==> flow/design.v <==
module baud_rate_generator#(
  parameter CLK_FREQ = 50_000_000,
  parameter BAUD_RATE = 1200, 
  parameter SAMPLING_RATE = 16,
  parameter MAX_TICKS = (CLK_FREQ + BAUD_RATE*SAMPLING_RATE - 1) / (BAUD_RATE*SAMPLING_RATE),
  parameter COUNT_WIDTH = $clog2(MAX_TICKS)
)(
  input  wire       i_clk,
  input  wire       i_rst_n,
  input  wire [1:0] i_bd_rate,
  output wire       o_tick
);
  reg [13:0] baud_rate;
  wire [17:0] denomenator;
  wire [COUNT_WIDTH-1:0] max_ticks;
  reg [COUNT_WIDTH-1:0] counter;
  always @(*) begin
    case (i_bd_rate)
      2'b00:   baud_rate = 1200;
      2'b01:   baud_rate = 2400;
      2'b10:   baud_rate = 4800;
      2'b11:   baud_rate = 9600;
      default: baud_rate = 9600;
    endcase
  end
  assign denomenator = baud_rate*SAMPLING_RATE;
  assign max_ticks = (CLK_FREQ + denomenator - 1) / (denomenator);
  always @(posedge i_clk, negedge i_rst_n) begin
    if(!i_rst_n)
      counter <= 0;
    else if(counter == max_ticks)
      counter <= 0;
    else
      counter <= counter + 1;
  end
  assign o_tick = (counter == max_ticks);
endmodule
module fifo#(
  parameter WIDTH = 8,
  parameter DEPTH = 8
)(
  input wire              i_clk,
  input wire              i_rst_n,
  input wire  [WIDTH-1:0] i_wr_data,
  input wire              i_wr,
  input wire              i_rd,
  output wire [WIDTH-1:0] o_rd_data,
  output wire             o_full,
  output wire             o_empty
);
  reg [WIDTH-1:0] mem [0:DEPTH-1];
  reg [$clog2(DEPTH):0] wr_ptr, rd_ptr;
  assign o_full  = (wr_ptr[$clog2(DEPTH)] != rd_ptr[$clog2(DEPTH)]) && (wr_ptr[$clog2(DEPTH)-1:0] == rd_ptr[$clog2(DEPTH)-1:0]);
  assign o_empty = (rd_ptr == wr_ptr);
  always @(posedge i_clk, negedge i_rst_n) begin
    if(!i_rst_n) begin
      wr_ptr <= 'b0;
    end
    else if(i_wr && !o_full) begin
      mem[wr_ptr[$clog2(DEPTH)-1:0]] <= i_wr_data;
      wr_ptr <= wr_ptr + 1;
    end
    else if(i_wr && i_rd) begin
      mem[wr_ptr[$clog2(DEPTH)-1:0]] <= i_wr_data;
      wr_ptr <= wr_ptr + 1;
    end
  end
  assign o_rd_data = mem[rd_ptr[$clog2(DEPTH)-1:0]];
  always @(posedge i_clk, negedge i_rst_n) begin
    if(!i_rst_n) begin
      rd_ptr <= 'b0;
    end
    else if(i_rd && !o_empty) begin
      rd_ptr <= rd_ptr + 1;
    end
    else if(i_wr && i_rd) begin
      rd_ptr <= rd_ptr + 1;
    end
  end
endmodule
module rx#(
  parameter DBITS = 8,
  parameter SBITS = 2,
  parameter SAMPLING_RATE = 16
)(
  input  wire             i_clk,
  input  wire             i_rst_n,
  input  wire             i_rx,
  input  wire             i_s_tick,
  input  wire             i_d_num,
  input  wire             i_s_num, 
  input  wire [1:0]       i_par,
  output wire [2:0]       o_err,         
  output wire             o_rx_done,
  output wire [DBITS-1:0] o_rx_data
);
  localparam SB_TICKS = SBITS * SAMPLING_RATE;
  localparam [2:0]  IDLE  = 3'b000,
                    START = 3'b001,
                    DATA  = 3'b010,
                    PRTY  = 3'b011,
                    STOP  = 3'b100;
  wire [$clog2(SAMPLING_RATE*2):0] sb_ticks;
  wire [DBITS-1:0] dbits;
  reg stop_err, start_err, parity_err;
  reg stop_check, start_check, parity_check;
  reg [2:0] state_reg, state_next;
  reg [$clog2(SAMPLING_RATE*2)-1:0] s_reg, s_next;
  reg [$clog2(DBITS)-1:0] n_reg, n_next;
  reg [DBITS-1:0] b_reg, b_next;
  reg rx_done;
  assign sb_ticks = SAMPLING_RATE << i_s_num;
  assign dbits = i_d_num? 8'd8 : 8'd7;
  assign o_err = {stop_err, parity_err, start_err};
  always @(posedge i_clk, negedge i_rst_n) begin
    if(!i_rst_n)
      start_err <= 1'b0;
    else if(start_check)
      start_err <= (i_rx == 1'b0)? 1'b0 : 1'b1;
  end
  always @(posedge i_clk, negedge i_rst_n) begin
    if(!i_rst_n)
      stop_err <= 1'b0;
    else if(stop_check)
      stop_err <= (i_rx == 1'b1)? 1'b0 : 1'b1;
  end
  always @(posedge i_clk, negedge i_rst_n) begin
    if(!i_rst_n)
      parity_err <= 1'b0;
    else if(parity_check)
      case({i_par, i_d_num})
        2'b00:   parity_err <= ~^({o_rx_data[DBITS-2:0], i_rx});     
        2'b01:   parity_err <= ~^({o_rx_data, i_rx});                
        2'b10:   parity_err <= ^({o_rx_data[DBITS-2:0], i_rx});      
        2'b11:   parity_err <= ^({o_rx_data, i_rx});                 
        default: parity_err <= 1'b0;
      endcase
  end
  always @(posedge i_clk, negedge i_rst_n) begin
    if(!i_rst_n) begin
      state_reg <= IDLE;
      s_reg <= 'b0;
      n_reg <= 'b0;
      b_reg <= 'b0;
    end
    else begin
      state_reg <= state_next;
      s_reg <= s_next;
      n_reg <= n_next;
      b_reg <= b_next;
    end
  end
  always @(*) begin
    state_next = state_reg;
    s_next = s_reg;
    n_next = n_reg;
    b_next = b_reg;
    rx_done = 1'b0;
    start_check = 1'b0;
    parity_check = 1'b0;
    stop_check = 1'b0;
    case (state_reg)
      IDLE: begin
        if(!i_rx) begin
          state_next = START;
          s_next = 'b0;
        end
      end
      START: begin
        if(i_s_tick) begin
          if(s_reg == (SAMPLING_RATE/2-1)) begin
            state_next = DATA;
            start_check = 1'b1;
            s_next = 0;
            n_next = 0;
          end
          else begin
            s_next = s_reg + 1;
          end
        end
      end
      DATA: begin
        if(i_s_tick) begin
          if(s_reg == (SAMPLING_RATE-1)) begin
            s_next = 0;
            b_next = {i_rx, b_reg[DBITS-1:1]};
            if(n_reg == (dbits - 1)) begin
              state_next = ^(i_par)? PRTY : STOP;
            end
            else begin
              n_next = n_reg + 1;
            end
          end
          else begin
            s_next = s_reg + 1;
          end
        end
      end
      PRTY: begin
        if(i_s_tick) begin
          if(s_reg == (SAMPLING_RATE-1)) begin
            s_next = 0;
            parity_check = 1'b1;
            state_next = STOP;
          end
          else begin
            s_next = s_reg + 1;
          end
        end
      end
      STOP: begin
        if(i_s_tick) begin
          if(s_reg == (sb_ticks-1)) begin
            state_next = IDLE;
            stop_check = 1'b1;
            rx_done = 1'b1;
          end
          else begin
            s_next = s_reg + 1;
          end
        end
      end
      default: begin
        state_next = IDLE;
      end
    endcase
  end
  assign o_rx_data = i_d_num? b_reg : {b_reg >> 1};
  assign o_rx_done = rx_done;
endmodule
module rx_top#(
  parameter CLK_FREQ = 50_000_000,
  parameter BAUD_RATE = 1200, 
  parameter SAMPLING_RATE = 16,
  parameter DEPTH = 8,
  parameter DBITS = 8,
  parameter SBITS = 2
)(
  input  wire             i_clk,
  input  wire             i_rst_n,
  input  wire             i_rx,
  input  wire             i_rd,
  input  wire             i_d_num,         
  input  wire             i_s_num,         
  input  wire [1:0]       i_par,           
  input  wire [1:0]       i_bd_rate,
  output wire [DBITS-1:0] o_rd_data,
  output wire [2:0]       o_err,           
  output wire             o_empty
);
  wire s_tick;
  wire [DBITS-1:0] data;
  wire rx_done;
  baud_rate_generator#(
    .CLK_FREQ(CLK_FREQ),
    .BAUD_RATE(BAUD_RATE), 
    .SAMPLING_RATE(SAMPLING_RATE)
  ) baud_rate_generator_u(
    .i_clk(i_clk),
    .i_rst_n(i_rst_n),
    .i_bd_rate(i_bd_rate),
    .o_tick(s_tick)
  );
  fifo#(
    .WIDTH(DBITS),
    .DEPTH(DEPTH)
  ) fifo_u(
    .i_clk(i_clk),
    .i_rst_n(i_rst_n),
    .i_wr_data(data),
    .i_wr(rx_done),
    .i_rd(i_rd),
    .o_rd_data(o_rd_data),
    .o_full(),
    .o_empty(o_empty)
  );
  rx#(
    .DBITS(DBITS),
    .SBITS(SBITS),
    .SAMPLING_RATE(SAMPLING_RATE)
  ) rx_u(
    .i_clk(i_clk),
    .i_rst_n(i_rst_n),
    .i_rx(i_rx),
    .i_s_tick(s_tick),
    .i_d_num(i_d_num),
    .i_s_num(i_s_num),
    .i_par(i_par),
    .o_err(o_err),
    .o_rx_done(rx_done),
    .o_rx_data(data)
  );
endmodule
# --- From RTL to reports: rx_top ---
# Tool output for the design above, in the order of the flow.
# Lines are those of the file above, counted from 1.
# Operators carry their Yosys type and port widths (W data, S select, Z words).
inputs:
  top_module: "rx_top"
  clock: "i_clk"
  cell_library: "sky130hd"
  pvt_corner: "tt_025C_1v80"

# --- Word-level counts ---
# Yosys after proc, flatten, opt, wreduce and memory -nomap, before mapping. Print and check cells are not counted. Equal cells are merged and count once.
word_totals:
  regBits: 106
  out_inout_bits: 12
op_classes:
  reduce_and_logical: 26
  div: 1
  n_eq: 45
  shift: 1
  n_addsub: 9
  mux: 71
ops:
  columns: ["cell", "count"]
  rows:
  - ["$div A32 B18 Y32", 1]
  - ["$mux W8", 25]
  - ["$pmux W8 S8", 1]
  - ["$pmux W14 S4", 1]
  - ["$mux W3", 16]
  - ["$mux W5", 7]
  - ["$eq A3 B32 Y1", 1]
  - ["$sub A32 B1 Y32 const B", 1]
  - ["$eq A5 B32 Y1", 1]
  - ["$add A26 B18 Y27 const A", 1]
  - ["$eq A3 B3 Y1 const B", 9]
  - ["$eq A3 B2 Y1 const B", 8]
  - ["$pmux W5 S4", 1]
  - ["$mux W4", 5]
  - ["$pmux W3 S5", 1]
  - ["$ne A2 B2 Y1 const B", 7]
  - ["$add A12 B1 Y12 const B", 1]
  - ["$eq A12 B12 Y1", 1]
  - ["$ne A2 B1 Y1 const B", 6]
  - ["$eq A3 B1 Y1 const B", 4]
  - ["$logic_not A3 Y1", 4]
  - ["$reduce_and A6 Y1", 2]
  - ["$mux W12", 1]
  - ["$mux W1", 11]
  - ["$reduce_and A10 Y1", 1]
  - ["$sub A8 B1 Y9 const B", 1]
  - ["$reduce_xnor A9 Y1", 1]
  - ["$reduce_xor A9 Y1", 1]
# Not listed: further kinds 25, cells in them 33.

# --- Longest topological paths ---
# Longest topological path by Yosys (ltp), each cell counted once; first at word level (registers and memories cut), then after technology mapping (sequential cells cut; the memories' decode and read muxes count).
depth:
  word_depth: 11
  abc_area: 0
  depth_mapped: 74
  depth_no_buf: 68

# --- After synthesis ---
# Yosys stat after the flow's synthesis: flattened, memories mapped to cells. It holds for the ABC_AREA given above (unset counts as 0); a run with the other value may have another netlist.
types:
  columns: ["cell_type", "count"]
  rows:
  - ["sky130_fd_sc_hd__edfxtp_1", 64]
  - ["sky130_fd_sc_hd__dfrtp_1", 43]
  - ["sky130_fd_sc_hd__ha_1", 56]
  - ["sky130_fd_sc_hd__nor2_1", 109]
  - ["sky130_fd_sc_hd__nand2_1", 92]
  - ["sky130_fd_sc_hd__mux2_2", 27]
  - ["sky130_fd_sc_hd__a21oi_1", 56]
  - ["sky130_fd_sc_hd__xnor2_1", 30]
  - ["sky130_fd_sc_hd__mux2i_1", 22]
  - ["sky130_fd_sc_hd__o21ai_0", 42]
  - ["sky130_fd_sc_hd__nor3_1", 36]
  - ["sky130_fd_sc_hd__nand3_1", 35]
  - ["sky130_fd_sc_hd__xor2_1", 20]
  - ["sky130_fd_sc_hd__a31oi_1", 23]
  - ["sky130_fd_sc_hd__mux2_4", 9]
  - ["sky130_fd_sc_hd__inv_1", 34]
  - ["sky130_fd_sc_hd__o211ai_1", 17]
  - ["sky130_fd_sc_hd__and3_1", 20]
# Not listed: further types 94, cells in them 368.
synth_totals:
  mapped_area_um2: 9869.5
  cells: 1103
  seqArea_um2: 3024.2
  buffers: 48
  flip_flops: 108
# By module: a second synthesis without flattening, with its own total; a netlist apart from the flattened one above.
unflattened:
  hier_cells: 965
  hier_area_um2: 8973.6
# Rows give one instance, submodules left out.
by_module:
  columns: ["mod", "n_inst", "n_cells", "mod_seq_area_um2", "mod_area_um2"]
  rows:
  - ["baud_rate_generator", 1, 631, 300.3, 4486.8]
  - ["fifo", 1, 190, 2122.0, 2982.9]
  - ["rx", 1, 144, 601.8, 1503.9]
  - ["rx_top", 1, 0, 0.0, 0.0]

# --- Worst setup path after synthesis ---
# Path of least setup slack by OpenSTA after synthesis, without wires, with an ideal clock, recovery checks aside; 20% of the period is set as input and as output delay. Where synthesis merged equal registers, the netlist keeps one of their names.
synth_timing:
  kind: "input to register"
  startpoint: "input port i_bd_rate[1]"
  endpoint: "register fifo_u.mem[0][0]"
  path_delay_ps: 15877
  required_ps: 34517
  input_delay_ps: 6980
  stages: 72
  n_path_buf: 5
  period_ps: 34900
  path_slack_ps: 12043
  t_arrival_ps: 22474
  period_less_setup_slack_ps: 22857
# "path_delay_ps" = arrival - input delay + setup time.
# "stages": output pins that drive a net of the path, with the launching flip-flop's if there is one; two outputs of one cell count as two.
# "period_less_setup_slack_ps" is the clock period less the worst setup slack; recovery checks do not enter. This is arithmetic on one report: input and output delays are still those of the set period (20% each).
# The rows between start and end are the longest chain of elaborated cells between them; the timing report does not say that the signal goes this way. Where chains are equally long, one stands for them.
# A line is the first line of the expression or statement that the cell stems from. Yosys adds cells for indexed reads and writes and turns some case tables into memories.
# Lines with a computed index may be missing from the assigning lines.
# Only ways into the end's enable, where the timed path ends, are counted here.
synth_via:
  cell_sequence: "sky130_fd_sc_hd__inv_1 > sky130_fd_sc_hd__ha_1 > sky130_fd_sc_hd__clkbuf_1 > sky130_fd_sc_hd__clkbuf_1 > sky130_fd_sc_hd__buf_1 > sky130_fd_sc_hd__nor2_1 > sky130_fd_sc_hd__ha_1 > sky130_fd_sc_hd__a21oi_1 > sky130_fd_sc_hd__nor2_1 > sky130_fd_sc_hd__ha_1 > sky130_fd_sc_hd__o21ba_2 > sky130_fd_sc_hd__nor3_1 > sky130_fd_sc_hd__nor2_1 > sky130_fd_sc_hd__ha_1 > sky130_fd_sc_hd__nor2b_1 > sky130_fd_sc_hd__nor4b_1 > sky130_fd_sc_hd__nor2_1 > sky130_fd_sc_hd__ha_1 > [... 36 more ...] > sky130_fd_sc_hd__o31ai_2 > sky130_fd_sc_hd__or2_2 > sky130_fd_sc_hd__o211ai_1 > sky130_fd_sc_hd__or4b_1 > sky130_fd_sc_hd__buf_2 > sky130_fd_sc_hd__o211ai_1 > sky130_fd_sc_hd__nand3_2 > sky130_fd_sc_hd__nor4_4 > sky130_fd_sc_hd__mux2i_1 > sky130_fd_sc_hd__or3_1 > sky130_fd_sc_hd__a31oi_1 > sky130_fd_sc_hd__or3b_1 > sky130_fd_sc_hd__o211ai_1 > sky130_fd_sc_hd__a31oi_1 > sky130_fd_sc_hd__nor3_2 > sky130_fd_sc_hd__xnor2_1 > sky130_fd_sc_hd__nand4_1 > sky130_fd_sc_hd__nor3_1"
  elab_chain_cells: 11
  cone_cells: 15
synth_lines:
  columns: ["item", "line", "rtl"]
  rows:
  - ["start: declaration", 246, "input  wire [1:0]       i_bd_rate,"]
  - ["$eq A2 B2 Y1", 18, "case (i_bd_rate)"]
  - ["$pmux W14 S4", 18, null]
  - ["$add A26 B18 Y27", 27, "assign max_ticks = (CLK_FREQ + denomenator - 1) / (denomenator);"]
  - ["$sub A32 B1 Y32", 27, null]
  - ["$div A32 B18 Y32", 27, null]
  - ["$eq A12 B12 Y1", 36, "assign o_tick = (counter == max_ticks);"]
  - ["$mux W1", 212, "if(i_s_tick) begin"]
  - ["$mux W1", 162, "case (state_reg)"]
  - ["$logic_and A1 B1 Y1", 63, "else if(i_wr && i_rd) begin"]
  - ["$reduce_bool A2 Y1", null, null]
  - ["$reduce_and A2 Y1", null, null]
  - ["end: declaration", 51, "reg [WIDTH-1:0] mem [0:DEPTH-1];"]

# --- Path in the finished layout ---
# From the final timing report of job 1: the path of least setup slack in the routed layout; clock arrival at registers is part of the times.
# The path's times are printed in steps of 10 ps; the period is the one set.
layout_timing:
  kind: "input to register"
  startpoint: "input port i_bd_rate[0]"
  endpoint: "register fifo_u.mem[7][3]"
  input_delay_ps: 5660
  t_arrival_ps: 25420
  path_slack_ps: 2870
  period_ps: 28300
  stages: 70
  n_path_buf: 2
  required_ps: 28290
# The rows between start and end are the longest chain of elaborated cells between them; the timing report does not say that the signal goes this way. Where chains are equally long, one stands for them.
# Lines with a computed index may be missing from the assigning lines.
# Only ways into the end's enable, where the timed path ends, are counted here.
layout_via:
  cell_sequence: "sky130_fd_sc_hd__clkdlybuf4s50_1 > sky130_fd_sc_hd__inv_1 > sky130_fd_sc_hd__ha_1 > sky130_fd_sc_hd__buf_4 > sky130_fd_sc_hd__inv_1 > sky130_fd_sc_hd__ha_1 > sky130_fd_sc_hd__and3_1 > sky130_fd_sc_hd__nand2_1 > sky130_fd_sc_hd__nor2_1 > sky130_fd_sc_hd__ha_1 > sky130_fd_sc_hd__o21ba_2 > sky130_fd_sc_hd__nor3_1 > sky130_fd_sc_hd__nor2_1 > sky130_fd_sc_hd__ha_1 > sky130_fd_sc_hd__nor2b_1 > sky130_fd_sc_hd__nor4b_1 > sky130_fd_sc_hd__nor2_1 > sky130_fd_sc_hd__ha_1 > [... 34 more ...] > sky130_fd_sc_hd__a21boi_0 > sky130_fd_sc_hd__o31ai_2 > sky130_fd_sc_hd__or3_1 > sky130_fd_sc_hd__and2_1 > sky130_fd_sc_hd__a2111oi_0 > sky130_fd_sc_hd__a41oi_1 > sky130_fd_sc_hd__a2111oi_0 > sky130_fd_sc_hd__nand4b_1 > sky130_fd_sc_hd__mux2i_1 > sky130_fd_sc_hd__nor4_4 > sky130_fd_sc_hd__a21oi_1 > sky130_fd_sc_hd__a2111o_1 > sky130_fd_sc_hd__o32ai_1 > sky130_fd_sc_hd__nand4_1 > sky130_fd_sc_hd__nor3_2 > sky130_fd_sc_hd__xnor2_1 > sky130_fd_sc_hd__nand4_1 > sky130_fd_sc_hd__nor2_1"
  elab_chain_cells: 11
  cone_cells: 15
layout_lines:
  columns: ["item", "line", "rtl"]
  rows:
  - ["start: declaration", 246, "input  wire [1:0]       i_bd_rate,"]
  - ["$eq A2 B2 Y1", 18, "case (i_bd_rate)"]
  - ["$pmux W14 S4", 18, null]
  - ["$add A26 B18 Y27", 27, "assign max_ticks = (CLK_FREQ + denomenator - 1) / (denomenator);"]
  - ["$sub A32 B1 Y32", 27, null]
  - ["$div A32 B18 Y32", 27, null]
  - ["$eq A12 B12 Y1", 36, "assign o_tick = (counter == max_ticks);"]
  - ["$mux W1", 212, "if(i_s_tick) begin"]
  - ["$mux W1", 162, "case (state_reg)"]
  - ["$logic_and A1 B1 Y1", 63, "else if(i_wr && i_rd) begin"]
  - ["$reduce_bool A2 Y1", null, null]
  - ["$reduce_and A2 Y1", null, null]
  - ["end: declaration", 51, "reg [WIDTH-1:0] mem [0:DEPTH-1];"]

Below are 2 stored runs of the flow (Yosys, OpenROAD; platform sky130hd) on rx_top, each with its settings and what was measured, unordered. Constraints: input delay and output delay 20% of the set period each, output load 0.01 pF.
"fin_power_mw" is the tool's figure for a default switching activity; nothing was simulated.

--- job 1 ---
==> flow/run.sh <==
#!/bin/bash
# the make line also repeats the synthesis and layout settings of config.mk as NAME=value (left out here)
make -C /OpenROAD-flow-scripts/flow DESIGN_CONFIG=/design/flow/config.mk WORK_HOME=/design/flow/orfs CLKGATE_MAP_FILE= finish
==> flow/config.mk <==
export PLATFORM = sky130hd
export DESIGN_NAME = rx_top
export DESIGN_NICKNAME = rx_top
export VERILOG_FILES = /design/flow/design.v
export SDC_FILE = /design/flow/constraint.sdc
export NUM_CORES = 4
export LEC_CHECK = 0
export CAP_MARGIN = 20
export CELL_PAD_IN_SITES_DETAIL_PLACEMENT = 1
export CORE_MARGIN = 2
export CORE_UTILIZATION = 33
export CTS_CLUSTER_DIAMETER = 54
export GPL_ROUTABILITY_DRIVEN = 1
export GPL_TIMING_DRIVEN = 1
export HOLD_SLACK_MARGIN = 0.2
export MIN_ROUTING_LAYER = met2
export PLACE_DENSITY_LB_ADDON = 0.01
export SLEW_MARGIN = 10
==> flow/constraint.sdc <==
create_clock -name core_clock -period 28.3 [get_ports {i_clk}]
set_input_delay 5.6600 -clock core_clock [delete_from_list [all_inputs] [get_ports {i_clk}]]
set_output_delay 5.6600 -clock core_clock [all_outputs]
set_load 0.01 [all_outputs]

==> results, as YAML <==
results:
  fin_power_mw: 0.4153
  synth_chip_area_um2: 9869.5
  layout_utilization_pct: 36.6
  setup_ws_ps: 2873
  final_die_area_um2: 31306.0

--- job 2 ---
==> flow/run.sh <==
#!/bin/bash
# the make line also repeats the synthesis and layout settings of config.mk as NAME=value (left out here)
make -C /OpenROAD-flow-scripts/flow DESIGN_CONFIG=/design/flow/config.mk WORK_HOME=/design/flow/orfs CLKGATE_MAP_FILE= finish
==> flow/config.mk <==
export PLATFORM = sky130hd
export DESIGN_NAME = rx_top
export DESIGN_NICKNAME = rx_top
export VERILOG_FILES = /design/flow/design.v
export SDC_FILE = /design/flow/constraint.sdc
export NUM_CORES = 4
export LEC_CHECK = 0
export CAP_MARGIN = 20
export CORE_MARGIN = 2
export CORE_UTILIZATION = 40
export SLEW_MARGIN = 20
==> flow/constraint.sdc <==
create_clock -name core_clock -period 18.5 [get_ports {i_clk}]
set_input_delay 3.7000 -clock core_clock [delete_from_list [all_inputs] [get_ports {i_clk}]]
set_output_delay 3.7000 -clock core_clock [all_outputs]
set_load 0.01 [all_outputs]

==> results, as YAML <==
results:
  fin_power_mw: 0.6523
  synth_chip_area_um2: 9869.5
  layout_utilization_pct: 49.7
  setup_ws_ps: 665
  final_die_area_um2: 25946.8
